==> flow/design.v <==
module Register_File #
(parameter mem_width=16,
 parameter mem_Depth=8,
 parameter add_width=4)
(
input  wire  [mem_width-1:0]  WrData,
input  wire  [add_width-1:0]  Address,
input  wire                   Wr_En,Rd_EN,clk,rst,
output reg   [mem_width-1:0]  Rd_Data
);
reg [mem_width-1:0] Reg_File [mem_Depth-1:0];
always @(posedge clk or negedge rst)
begin
if(!rst)
begin
Reg_File[0]<=8'b0;
Reg_File[1]<=8'b0;
Reg_File[2]<=8'b0;
Reg_File[4]<=8'b0;
Reg_File[5]<=8'b0;
Reg_File[6]<=8'b0;
Reg_File[7]<=8'b0;
end
else if(Wr_En)
begin
Reg_File[Address]<=WrData;
end
else if(Rd_EN)
begin
Rd_Data<=Reg_File[Address];
end
end
endmodule
# == Tool chain data of Register_File ==
# The steps from the RTL of Register_File to its reports follow in flow order.
# Lines are those of the file above, counted from 1.
# Not given: -
# inputs
top,Register_File
clk_port,clk
cell_library,sky130hd
lib_corner,tt_025C_1v80

# == Word level ==
# Counts by Yosys on the flattened word-level netlist (proc, flatten, opt, wreduce). Print and check cells are left out. Cells with the same type and inputs are merged into one.
# word_totals
reg_bits,144
out_inout_bits,16
wordCells,28
# classes
logic,1
n_mux,1
eq_ne,7
reduce_logical,10
# ops
cell,count
16-bit parallel mux with 8-bit select,1
2-bit AND reduction,7
3-bit == test with constant B,4
3-bit by 2-bit == test with 1-bit output with constant B,2
3-bit AND reduction,2
3-bit by 1-bit == test with 1-bit output with constant B,1
3-bit logical NOT,1
1-bit NOT,1

# == Depth ==
# Depth = most cells in a row (Yosys ltp): at word level without a register or memory, in the mapped netlist without a sequential cell, where the memories' decode and read muxes count.
# depth
ltp_word,2
abc_area,0
ltp_mapped,6
depth_no_buf,3

# == Mapped cells and area ==
# The flow's flattened synthesis, as Yosys stat reports it; memories are mapped. The netlist is that of the ABC_AREA named above (0 if unset); the other value can give another one.
# by_type
cell,count,type_area_um2
sky130_fd_sc_hd__dfrtp_1,112,2.8E+03
sky130_fd_sc_hd__mux2_2,102,1.15E+03
sky130_fd_sc_hd__edfxtp_1,32,960.922
sky130_fd_sc_hd__mux2i_1,46,460.442
sky130_fd_sc_hd__mux2_4,10,150.144
sky130_fd_sc_hd__o22a_1,15,131.376
sky130_fd_sc_hd__o22ai_1,15,93.84
sky130_fd_sc_hd__nor3b_1,12,90.086
sky130_fd_sc_hd__a211oi_1,11,82.579
sky130_fd_sc_hd__buf_6,5,56.304
sky130_fd_sc_hd__buf_4,6,45.043
sky130_fd_sc_hd__buf_2,8,40.038
sky130_fd_sc_hd__a221oi_1,4,35.034
sky130_fd_sc_hd__nor3_4,2,32.531
sky130_fd_sc_hd__clkbuf_8,2,27.526
sky130_fd_sc_hd__nand2b_4,2,27.526
sky130_fd_sc_hd__buf_12,1,20.019
sky130_fd_sc_hd__clkbuf_1,5,18.768
# Other cell types: 17; their cells: 29.
# synth_totals
cells,419
buffers,28
mapped_area_um2,6387.4
ffs,144

# == Worst setup path after synthesis ==
# OpenSTA on the mapped netlist: ideal clock, no wires. The path of least setup slack (recovery checks aside). Input and output delay are each 20% of the period. Register names are those of the netlist, which keeps one name where synthesis merged equal registers.
# synth_path
path_type,input -> register
start,input port Address[1]
end,register Reg_File[3][0]
path_stages,5
path_slack_ns,0.428
arrival_time_ns,1.844
period_ns,2.66
required_ns,2.272
path_buffers,3
input_delay_ns,0.532
launch_ns,0.532
path_delay_ns,1.700
synth_period_reached_ns,2.232
# "path_delay_ns" = arrival - input delay + setup time.
# "path_stages": output pins that drive a net of the path, with the launching flip-flop's if there is one; two outputs of one cell count as two.
# "synth_period_reached_ns" = period - worst setup slack (recovery checks aside). The figure is calculated, with input and output delays left at 20% of the set period.
# Between the ends stands the longest chain of elaborated cells between them, by number of cells; it is not shown to be the way that was timed. Of several equally long chains one is given.
# Each line given opens the expression or statement behind the cell; cells for indexed reads and writes are added by Yosys, which also makes memories of some case tables.
# synth_between
cell_sequence,sky130_fd_sc_hd__buf_6 -> sky130_fd_sc_hd__buf_2 -> sky130_fd_sc_hd__buf_2 -> sky130_fd_sc_hd__nand3_1 -> sky130_fd_sc_hd__nor2_1
elab_chain_len,2
cone_cells,2
classes_between,eq/ne: 1; reduce/logical: 1
# synth_rtl
element,line_no,source
start: declaration,7,"input  wire  [add_width-1:0]  Address,"
3-bit by 2-bit == test with 1-bit output,26,Reg_File[Address]<=WrData;
3-bit AND reduction,-,
end: assignment,26,
end: declaration,11,reg [mem_width-1:0] Reg_File [mem_Depth-1:0];

# == Path in the finished layout ==
# From the final timing report of flow run 1: the path of least setup slack in the routed layout; clock arrival at registers is part of the times.
# layout_path
path_type,input -> register
start,input port Address[2]
end,register Rd_Data[3]
input_delay_ns,0.75
launch_ns,0.75
path_stages,3
period_ns,3.74
path_buffers,1
required_ns,3.91
arrival_time_ns,2.88
path_slack_ns,1.03
# Between the ends stands the longest chain of elaborated cells between them, by number of cells; it is not shown to be the way that was timed. Of several equally long chains one is given.
# layout_between
cell_sequence,sky130_fd_sc_hd__clkdlybuf4s50_1 -> sky130_fd_sc_hd__or3_1 -> sky130_fd_sc_hd__o22a_1
elab_chain_len,2
cone_cells,9
classes_between,eq/ne: 7; mux: 1; reduce/logical: 1
# layout_rtl
element,line_no,source
start: declaration,7,"input  wire  [add_width-1:0]  Address,"
3-bit == test,30,Rd_Data<=Reg_File[Address];
16-bit parallel mux with 8-bit select,30,
end: assignment,30,
end: declaration,9,output reg   [mem_width-1:0]  Rd_Data

2 stored runs of Register_File in the flow (synthesis by Yosys, layout by OpenROAD, sky130hd cells), in arbitrary order. Constraints: input delay and output delay 20% of the set period each, output load 0.01 pF.
"achieved_clock_period_ns" is the run's clock period less its worst setup slack. It is reckoned from that one timing run; input and output delays stay at 20% of the period that was set.
"worst_path_ns" = time allowed to the worst setup path (clock period - input delay - output delay, where it has them) - its slack; a late launch clock adds to it, a late capture clock takes from it.
"power_total_uw": no workload was simulated; the value follows from the tool's default switching activity.

Flow run 1, flow files:
==> flow/run.sh <==
#!/bin/bash
# the make line also repeats the synthesis and layout settings of config.mk as NAME=value (left out here)
make -C /OpenROAD-flow-scripts/flow DESIGN_CONFIG=/design/flow/config.mk WORK_HOME=/design/flow/orfs CLKGATE_MAP_FILE= finish
==> flow/config.mk <==
export PLATFORM = sky130hd
export DESIGN_NAME = Register_File
export DESIGN_NICKNAME = Register_File
export VERILOG_FILES = /design/flow/design.v
export SDC_FILE = /design/flow/constraint.sdc
export NUM_CORES = 4
export LEC_CHECK = 0
export CAP_MARGIN = 20
export CORE_MARGIN = 2
export CORE_UTILIZATION = 40
export CTS_CLUSTER_DIAMETER = 299
export CTS_CLUSTER_SIZE = 68
export GPL_ROUTABILITY_DRIVEN = 1
export PLACE_DENSITY_LB_ADDON = 0.02
export SETUP_SLACK_MARGIN = 0.29
export SLEW_MARGIN = 20
==> flow/constraint.sdc <==
create_clock -name core_clock -period 3.74 [get_ports {clk}]
set_input_delay 0.7480 -clock core_clock [delete_from_list [all_inputs] [get_ports {clk}]]
set_output_delay 0.7480 -clock core_clock [all_outputs]
set_load 0.01 [all_outputs]

==> results of flow run 1, as CSV <==
result,value
setup_tns_ns,0.000
power_total_uw,4307
achieved_clock_period_ns,2.713
die_area_um2,16995.0
synth_area_um2,6387.4
finish.stdcell_area_um2,7584.8
ws_setup_ns,1.027
worst_path_ns,1.97
worstPathKind,"input -> register"
layout_utilization_pct,48.1

Flow run 2, flow files:
==> flow/run.sh <==
#!/bin/bash
# the make line also repeats the synthesis and layout settings of config.mk as NAME=value (left out here)
make -C /OpenROAD-flow-scripts/flow DESIGN_CONFIG=/design/flow/config.mk WORK_HOME=/design/flow/orfs CLKGATE_MAP_FILE= finish
==> flow/config.mk <==
export PLATFORM = sky130hd
export DESIGN_NAME = Register_File
export DESIGN_NICKNAME = Register_File
export VERILOG_FILES = /design/flow/design.v
export SDC_FILE = /design/flow/constraint.sdc
export NUM_CORES = 4
export LEC_CHECK = 0
export CAP_MARGIN = 20
export CELL_PAD_IN_SITES_GLOBAL_PLACEMENT = 1
export CORE_MARGIN = 8
export CORE_UTILIZATION = 48
export CTS_CLUSTER_SIZE = 47
export HOLD_SLACK_MARGIN = -0.05
export PLACE_DENSITY_LB_ADDON = 0.11
export SETUP_SLACK_MARGIN = -0.16
export SLEW_MARGIN = 20
==> flow/constraint.sdc <==
create_clock -name core_clock -period 2.75 [get_ports {clk}]
set_input_delay 0.5500 -clock core_clock [delete_from_list [all_inputs] [get_ports {clk}]]
set_output_delay 0.5500 -clock core_clock [all_outputs]
set_load 0.01 [all_outputs]

==> results of flow run 2, as CSV <==
result,value
achieved_clock_period_ns,2.004
setup_tns_ns,0.000
finish.stdcell_area_um2,7582.3
ws_setup_ns,0.746
worst_path_ns,1.45
worstPathKind,"input -> register"
synth_area_um2,6387.4
die_area_um2,17254.1
power_total_uw,5781
layout_utilization_pct,57.7
