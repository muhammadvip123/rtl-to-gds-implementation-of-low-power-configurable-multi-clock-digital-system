==> flow/design.v <==
module ALU_TOP(
input    wire     [15:0]     A,B,
input    wire     [3:0]      ALU_FUN,
input    wire                clk,
input    wire                RST,
output   wire      [15:0]    Arith_OUT,Logic_OUT,CMP_OUT,Shift_OUT,
output   wire                Carry_OUT,
output   wire                Arith_Flag,Logic_Flag,CMP_Flag,Shift_Flag                
);
wire Arith_EN,Logic_EN,CMP_EN,Shift_EN;
Arithmetic_Unit U_Arith(
.A(A),
.B(B),
.RST(RST),
.clk(clk),
.Arith_EN(Arith_EN),
.ALU_FUN(ALU_FUN),
.Arith_OUT(Arith_OUT),
.ALU_Carry(Carry_OUT),
.Arith_Flag(Arith_Flag)
);
Logic_Unit U_logic(
.A(A),
.B(B),
.RST(RST),
.clk(clk),
.Logic_EN(Logic_EN),
.ALU_FUN(ALU_FUN),
.Logic_OUT(Logic_OUT),
.Logic_Flag(Logic_Flag)
);
CMP_Unit U_CMP(
.A(A),
.B(B),
.RST(RST),
.clk(clk),
.CMP_EN(CMP_EN),
.ALU_FUN(ALU_FUN),
.CMP_OUT(CMP_OUT),
.CMP_Flag(CMP_Flag)
);
Shift_Unit U_Shift(
.A(A),
.B(B),
.RST(RST),
.clk(clk),
.Shift_EN(Shift_EN),
.ALU_FUN(ALU_FUN),
.Shift_OUT(Shift_OUT),
.Shift_Flag(Shift_Flag)
);
Decoder U_Decoder(
.ALU_FUN(ALU_FUN),
.Arith_EN(Arith_EN),
.Shift_EN(Shift_EN),
.CMP_EN(CMP_EN),
.Logic_EN(Logic_EN)
);
endmodule
module Arithmetic_Unit(
input    wire     [15:0]    A,B,
input    wire               clk,Arith_EN,
input    wire     [3:0]     ALU_FUN,
input    wire               RST,
output   reg     [15:0]     Arith_OUT,
output   reg                ALU_Carry,
output   reg                Arith_Flag
);
reg [15:0] Arith_OUT_C;
reg        ALU_Carry_C;
reg        Arith_Flag_C;
always @(*)
begin
if(Arith_EN)
begin
case (ALU_FUN[1:0])
2'b00:
begin
{ALU_Carry_C,Arith_OUT_C}=A+B;
Arith_Flag_C=1'b1;
end
2'b01:
begin
Arith_OUT_C=A-B;
Arith_Flag_C=1'b1;
ALU_Carry_C=1'b0;
end
2'b10:
begin
Arith_OUT_C=A*B;
Arith_Flag_C=1'b1;
ALU_Carry_C=1'b0;
end
2'b11:
begin
Arith_OUT_C=A/B;
Arith_Flag_C=1'b1;
ALU_Carry_C=1'b0;
end
endcase
end
else
begin
Arith_OUT_C=16'b0;
Arith_Flag_C=1'b0;
ALU_Carry_C=1'b0;
end
end
always @(posedge clk or negedge RST)
begin
if(!RST)
begin
Arith_OUT<=16'b0;
ALU_Carry<=1'b0;
Arith_Flag<=1'b0;
end
else
begin
Arith_OUT<=Arith_OUT_C;
ALU_Carry<=ALU_Carry_C;
Arith_Flag<=Arith_Flag_C;
end
end
endmodule
module CMP_Unit(
input    wire     [15:0]     A,B,
input    wire                clk,CMP_EN,
input    wire     [3:0]      ALU_FUN,
input    wire                RST,
output   reg     [15:0]      CMP_OUT,
output   reg                 CMP_Flag
);
reg [15:0] CMP_OUT_C;
reg        CMP_Flag_C;
always @(*)
begin
if(CMP_EN)
begin
case (ALU_FUN[1:0])
2'b00:
begin
CMP_OUT_C=16'b0;
CMP_Flag_C=1'b1;
end
2'b01:
begin
CMP_OUT_C=(A==B)?16'b1:16'b0;
CMP_Flag_C=1'b1;
end
2'b10:
begin
CMP_OUT_C=(A>B)?16'b1:16'b0;
CMP_Flag_C=1'b1;
end
2'b11:
begin
CMP_OUT_C=(A<B)?16'b1:16'b0;
CMP_Flag_C=1'b1;
end
endcase
end
else
begin
CMP_OUT_C=16'b0;
CMP_Flag_C=1'b0;
end
end
always @(posedge clk or negedge RST)
begin
if(!RST)
begin
CMP_OUT<=16'b0;
CMP_Flag<=1'b0;
end
else
begin
CMP_OUT<=CMP_OUT_C;
CMP_Flag<=CMP_Flag_C;
end
end
endmodule
module Decoder(
input       wire    [3:0]     ALU_FUN,
output      reg              Arith_EN,Logic_EN,CMP_EN,Shift_EN
);
always @(*)
begin
case (ALU_FUN[3:2])
2'b00:
begin
Arith_EN=1'b1;
Logic_EN=1'b0;
CMP_EN=1'b0;
Shift_EN=1'b0;
end
2'b01:
begin
Arith_EN=1'b0;
Logic_EN=1'b1;
CMP_EN=1'b0;
Shift_EN=1'b0;
end
2'b10:
begin
Arith_EN=1'b0;
Logic_EN=1'b0;
CMP_EN=1'b1;
Shift_EN=1'b0;
end
2'b11:
begin
Arith_EN=1'b0;
Logic_EN=1'b0;
CMP_EN=1'b0;
Shift_EN=1'b1;
end
endcase
end
endmodule
module Logic_Unit(
input    wire     [15:0]    A,B,
input    wire               clk,Logic_EN,
input    wire     [3:0]     ALU_FUN,
input    wire               RST,
output   reg     [15:0]     Logic_OUT,
output   reg                Logic_Flag
);
reg [15:0] Logic_OUT_C;
reg        Logic_Flag_C;
always @(*)
begin
if(Logic_EN)
begin
case (ALU_FUN[1:0])
2'b00:
begin
Logic_OUT_C=A&B;
Logic_Flag_C=1'b1;
end
2'b01:
begin
Logic_OUT_C=A|B;
Logic_Flag_C=1'b1;
end
2'b10:
begin
Logic_OUT_C=~(A&B);
Logic_Flag_C=1'b1;
end
2'b11:
begin
Logic_OUT_C=~(A|B);
Logic_Flag_C=1'b1;
end
endcase
end
else
begin
Logic_OUT_C=16'b0;
Logic_Flag_C=1'b0;
end
end
always @(posedge clk or negedge RST)
begin
if(!RST)
begin
Logic_OUT<=16'b0;
Logic_Flag<=1'b0;
end
else
begin
Logic_OUT<=Logic_OUT_C;
Logic_Flag<=Logic_Flag_C;
end
end
endmodule
module Shift_Unit(
input    wire     [15:0]     A,B,
input    wire                clk,Shift_EN,
input    wire     [3:0]      ALU_FUN,
input    wire                RST,
output   reg      [15:0]     Shift_OUT,
output   reg                 Shift_Flag
);
reg [15:0] Shift_OUT_C;
reg        Shift_Flag_C;
always @(*)
begin
if(Shift_EN)
begin
case (ALU_FUN[1:0])
2'b00:
begin
Shift_OUT_C=(A>>1);
Shift_Flag_C=1'b1;
end
2'b01:
begin
Shift_OUT_C=(A<<1);
Shift_Flag_C=1'b1;
end
2'b10:
begin
Shift_OUT_C=(B>>1);
Shift_Flag_C=1'b1;
end
2'b11:
begin
Shift_OUT_C=(B<<1);
Shift_Flag_C=1'b1;
end
endcase
end
else
begin
Shift_OUT_C=16'b0;
Shift_Flag_C=1'b0;
end
end
always @(posedge clk or negedge RST)
begin
if(!RST)
begin
Shift_OUT<=16'b0;
Shift_Flag<=1'b0;
end
else
begin
Shift_OUT<=Shift_OUT_C;
Shift_Flag<=Shift_Flag_C;
end
end
endmodule
Reports on ALU_TOP
What the tools print for ALU_TOP, step after step.
Lines are those of the file above, counted from 1.
Cell names lack the library's common part.
{ "design": {"design": "ALU_TOP", "clock": "clk", "library": "sky130hd", "corner": "tt_025C_1v80"} }

Word level
Yosys after proc, flatten, opt, wreduce and memory -nomap, before mapping. Enables and synchronous resets that opt folds into registers are not counted as muxes. Memory bits, and registers merged into a memory's read port (data or address), are not among the register bits. Print and check cells are not counted. Equal cells are merged and count once.
{ "op_classes": {"n_addsub": 2, "n_mul": 1, "n_div": 1, "compare": 2, "eq_ne": 7, "shift": 0, "muxes": 22, "logic": 4, "reduce_and_logical": 8} }
{ "op_table": {"columns": ["operator", "count"], "rows": [
  ["16-bit by 16-bit divider with 16-bit output", 1],
  ["16-bit by 16-bit multiplier with 16-bit output", 1],
  ["16-bit case mux with 4-bit select", 4],
  ["16-bit 2-to-1 mux", 4],
  ["16-bit NOT", 2],
  ["16-bit by 16-bit adder with 17-bit output", 1],
  ["16-bit subtractor", 1],
  ["16-bit greater-than comparator", 1],
  ["16-bit less-than comparator", 1],
  ["16-bit equality test", 1],
  ["16-bit bitwise AND", 1],
  ["16-bit OR", 1],
  ["3-bit OR reduction", 5],
  ["1-bit case mux with 2-bit select", 5],
  ["1-bit 2-to-1 mux", 9],
  ["2-bit equality test with constant B", 4],
  ["2-bit by 1-bit equality test with 1-bit output with constant B", 2],
  ["2-bit zero test", 2],
  ["4-bit OR reduction", 1]
]} }
{ "word_totals": {"ff_bits": 69, "latchBits": 0, "mem_bits_rw": 0, "romBits": 0, "clocked_rd_ports_x_width": 0, "mem_count": 0, "out_inout_bits": 69, "word_cells": 56} }

Longest topological paths
Longest topological path by Yosys (ltp), each cell counted once; first at word level (registers and memories cut), then after technology mapping (sequential cells cut; the memories' decode and read muxes count).
{ "depth": {"ltp_word": 4, "abc_area": 0, "mapped_depth": 132, "ltp_nobuf": 125} }

After synthesis
The flow's flattened synthesis, as Yosys stat reports it; memories are mapped. The netlist is that of the ABC_AREA named above (0 if unset); the other value can give another one.
The area totals of this step are shown rounded.
{ "by_type": {"columns": ["type", "count", "area_total_um2"], "rows": [
  ["ha_1", 236, 2.95E+03],
  ["fa_1", 82, 1.64E+03],
  ["dfrtp_1", 54, 1.35E+03],
  ["xnor2_1", 89, 779.498],
  ["nor2_1", 205, 769.488],
  ["inv_1", 189, 709.43],
  ["nand2_1", 187, 701.923],
  ["a21oi_1", 132, 660.634],
  ["o21ai_0", 95, 475.456],
  ["xor2_1", 42, 367.853],
  ["mux4_2", 14, 315.302],
  ["o211ai_1", 35, 262.752],
  ["o21a_1", 35, 262.752],
  ["mux2i_1", 24, 240.23],
  ["nand3_1", 43, 215.206],
  ["clkbuf_1", 56, 210.202],
  ["mux2_2", 18, 202.694],
  ["nor2b_1", 32, 200.192]
]} }
Other cell types: 77; their cells: 401.
{ "mapped": {"stdcells": 1969, "yosys_area_um2": 15000, "sequential_area_um2": 1400, "ffs": 54} }
The figures by module come from a second, unflattened synthesis with its own total; it is not the netlist above.
{ "unflattened": {"cells_unflattened": 1908, "area_unflattened_um2": 15000} }
Each row is one instance without its submodules.
{ "by_module": {"columns": ["mod", "instances", "n_cells", "area_um2", "mod_seq_area_um2"], "rows": [
  ["Arithmetic_Unit", 1, 1714, 13000, 450],
  ["Logic_Unit", 1, 56, 810, 430],
  ["Shift_Unit", 1, 55, 730, 430],
  ["CMP_Unit", 1, 79, 630, 50],
  ["Decoder", 1, 4, 26, 0.0],
  ["ALU_TOP", 1, 0, 0.0, 0.0]
]} }

Timing after synthesis
OpenSTA on the mapped netlist: ideal clock, no wires. The path of least setup slack (recovery checks aside). Input and output delay are each 20% of the period. Register names are those of the netlist, which keeps one name where synthesis merged equal registers.
{ "synth_path": {"path_type": "input port to flip-flop", "from": "input port B[0]", "to": "register U_Arith.Arith_OUT[0]", "tclk_ns": 37.9, "setup_ns": 0.124, "t_first_pin_ns": 7.580, "arrival_time_ns": 33.254, "required_time_ns": 37.776, "path_slack_ns": 4.522, "path_delay_ns": 25.798, "path_stages": 122, "path_buffers": 8, "synth_period_reached_ns": 33.378} }
"path_delay_ns" is the arrival time less input delay plus setup time.
"path_stages" counts driving pins, that of a launching flip-flop among them; a cell with two outputs on the path counts twice.
"synth_period_reached_ns" is the clock period less the worst setup slack; recovery checks do not enter. This is arithmetic on one report: input and output delays are still those of the set period (20% each).
Between the ends stands the longest chain of elaborated cells between them, by number of cells; it is not shown to be the way that was timed. Of several equally long chains one is given.
A line is the first line of the expression or statement that the cell stems from. Yosys adds cells for indexed reads and writes and turns some case tables into memories.
{ "synth_between": {"cell_sequence": "clkbuf_1 -> inv_1 -> ha_1 -> nor4b_1 -> nand4_1 -> a22oi_1 -> ha_1 -> o21ai_0 -> and3b_1 -> a2bb2oi_1 -> o21bai_1 -> ha_1 -> a21o_1 -> o21ai_0 -> or2_0 -> and3_1 -> nor2_1 -> ha_1 -> (+86 left out) -> o41a_1 -> nand4_1 -> a31oi_1 -> a31o_2 -> clkbuf_1 -> clkbuf_1 -> nor2_1 -> a21oi_1 -> ha_1 -> a21boi_0 -> o21a_1 -> o21ai_0 -> a21oi_1 -> o211ai_1 -> a21boi_0 -> o211ai_1 -> a21oi_1 -> o31a_1", "elab_chain_len": 3, "cells_between": 6, "cone_lines": 6, "classes_between": "add/sub: 2; mul: 1; div: 1; mux: 2"} }
{ "synth_rtl": {"columns": ["item", "line_no", "text"], "rows": [
  ["start, declared", 2, "input    wire     [15:0]     A,B,"],
  ["16-bit by 16-bit divider with 16-bit output", 96, "Arith_OUT_C=A/B;"],
  ["16-bit case mux with 4-bit select", 76, "case (ALU_FUN[1:0])"],
  ["16-bit 2-to-1 mux", 74, "if(Arith_EN)"],
  ["end, assigned", 113, "Arith_OUT<=16'b0;"],
  ["end, assigned", 119, "Arith_OUT<=Arith_OUT_C;"],
  ["end, declared", 65, "output   reg     [15:0]     Arith_OUT,"]
]} }

Worst path after layout
From the final timing report of entry A: the path of least setup slack in the routed layout; clock arrival at registers is part of the times.
{ "layout_path": {"path_type": "input port to flip-flop", "from": "input port B[0]", "to": "register U_Arith.Arith_OUT[0]", "tclk_ns": 59.9, "setup_ns": 0.11, "t_first_pin_ns": 11.98, "arrival_time_ns": 42.71, "required_time_ns": 60.10, "path_slack_ns": 17.39, "path_stages": 119, "path_buffers": 4} }
Between the ends stands the longest chain of elaborated cells between them, by number of cells; it is not shown to be the way that was timed. Of several equally long chains one is given.
{ "layout_between": {"cell_sequence": "clkdlybuf4s50_1 -> buf_4 -> inv_1 -> buf_4 -> ha_1 -> nor4b_1 -> nand4_1 -> a22oi_1 -> ha_1 -> o21ai_0 -> and3b_1 -> a2bb2oi_1 -> o21bai_1 -> ha_1 -> a21o_1 -> o21ai_0 -> or2_0 -> and3_1 -> (+83 left out) -> o211ai_1 -> a21oi_1 -> o41a_1 -> nand4_1 -> a31oi_1 -> a31o_2 -> nor2_1 -> a21oi_1 -> ha_1 -> a21boi_0 -> o21a_1 -> o21ai_0 -> a21oi_1 -> o211ai_1 -> a21boi_0 -> o211ai_1 -> a21oi_1 -> o31a_1", "elab_chain_len": 3, "cells_between": 6, "cone_lines": 6, "classes_between": "add/sub: 2; mul: 1; div: 1; mux: 2"} }
{ "layout_rtl": {"columns": ["item", "line_no", "text"], "rows": [
  ["start, declared", 2, "input    wire     [15:0]     A,B,"],
  ["16-bit by 16-bit divider with 16-bit output", 96, "Arith_OUT_C=A/B;"],
  ["16-bit case mux with 4-bit select", 76, "case (ALU_FUN[1:0])"],
  ["16-bit 2-to-1 mux", 74, "if(Arith_EN)"],
  ["end, assigned", 113, "Arith_OUT<=16'b0;"],
  ["end, assigned", 119, "Arith_OUT<=Arith_OUT_C;"],
  ["end, declared", 65, "output   reg     [15:0]     Arith_OUT,"]
]} }

Ticket comment

Flow measurements of ALU_TOP on sky130hd: 2 stored runs with different settings, listed in no order. Input and output delays are each 20% of the period that was set; the output load is 0.01 pF.
"worstPathTime_ns" means the part of the period allowed to the worst setup path (the constraints hold back 20% at inputs and 20% at outputs) less its slack; where the path has registers, the arrival times of their clocks count too.
Values from the reports are rounded here.

Entry A
==> flow/run.sh <==
#!/bin/bash
# the make line also repeats the synthesis and layout settings of config.mk as NAME=value (left out here)
make -C /OpenROAD-flow-scripts/flow DESIGN_CONFIG=/design/flow/config.mk WORK_HOME=/design/flow/orfs CLKGATE_MAP_FILE= finish
==> flow/config.mk <==
export PLATFORM = sky130hd
export DESIGN_NAME = ALU_TOP
export DESIGN_NICKNAME = ALU_TOP
export VERILOG_FILES = /design/flow/design.v
export SDC_FILE = /design/flow/constraint.sdc
export NUM_CORES = 4
export LEC_CHECK = 0
export CAP_MARGIN = 20
export CELL_PAD_IN_SITES_GLOBAL_PLACEMENT = 0
export CORE_ASPECT_RATIO = 1.27
export CORE_MARGIN = 2
export CORE_UTILIZATION = 40
export CTS_CLUSTER_DIAMETER = 87
export GPL_ROUTABILITY_DRIVEN = 1
export PLACE_DENSITY = 0.53
export SLEW_MARGIN = 0
==> flow/constraint.sdc <==
create_clock -name core_clock -period 59.9 [get_ports {clk}]
set_input_delay 11.9800 -clock core_clock [delete_from_list [all_inputs] [get_ports {clk}]]
set_output_delay 11.9800 -clock core_clock [all_outputs]
set_load 0.01 [all_outputs]

==> results of entry A, as JSON <==
{
  "synthesis_area_um2": 15000,
  "final_die_area_um2": 40000,
  "post_route_stdcell_area_um2": 17000,
  "setup_ws_ns": 17,
  "worstPathTime_ns": 30.53,
  "worstPathKind": "input port to flip-flop"
}

Entry B
==> flow/run.sh <==
#!/bin/bash
# the make line also repeats the synthesis and layout settings of config.mk as NAME=value (left out here)
make -C /OpenROAD-flow-scripts/flow DESIGN_CONFIG=/design/flow/config.mk WORK_HOME=/design/flow/orfs CLKGATE_MAP_FILE= finish
==> flow/config.mk <==
export PLATFORM = sky130hd
export DESIGN_NAME = ALU_TOP
export DESIGN_NICKNAME = ALU_TOP
export VERILOG_FILES = /design/flow/design.v
export SDC_FILE = /design/flow/constraint.sdc
export NUM_CORES = 4
export LEC_CHECK = 0
export CAP_MARGIN = 20
export CORE_ASPECT_RATIO = 1.95
export CORE_MARGIN = 2
export CORE_UTILIZATION = 60
export CTS_CLUSTER_DIAMETER = 275
export CTS_CLUSTER_SIZE = 83
export GPL_ROUTABILITY_DRIVEN = 0
export GPL_TIMING_DRIVEN = 0
export MAX_ROUTING_LAYER = met4
export PLACE_DENSITY = 0.59
export SLEW_MARGIN = 30
==> flow/constraint.sdc <==
create_clock -name core_clock -period 21.5 [get_ports {clk}]
set_input_delay 4.3000 -clock core_clock [delete_from_list [all_inputs] [get_ports {clk}]]
set_output_delay 4.3000 -clock core_clock [all_outputs]
set_load 0.01 [all_outputs]

==> results of entry B, as JSON <==
{
  "synthesis_area_um2": 15000,
  "final_die_area_um2": 27000,
  "post_route_stdcell_area_um2": 20000,
  "setup_ws_ns": -7.6,
  "worstPathTime_ns": 24.77,
  "worstPathKind": "input port to flip-flop"
}
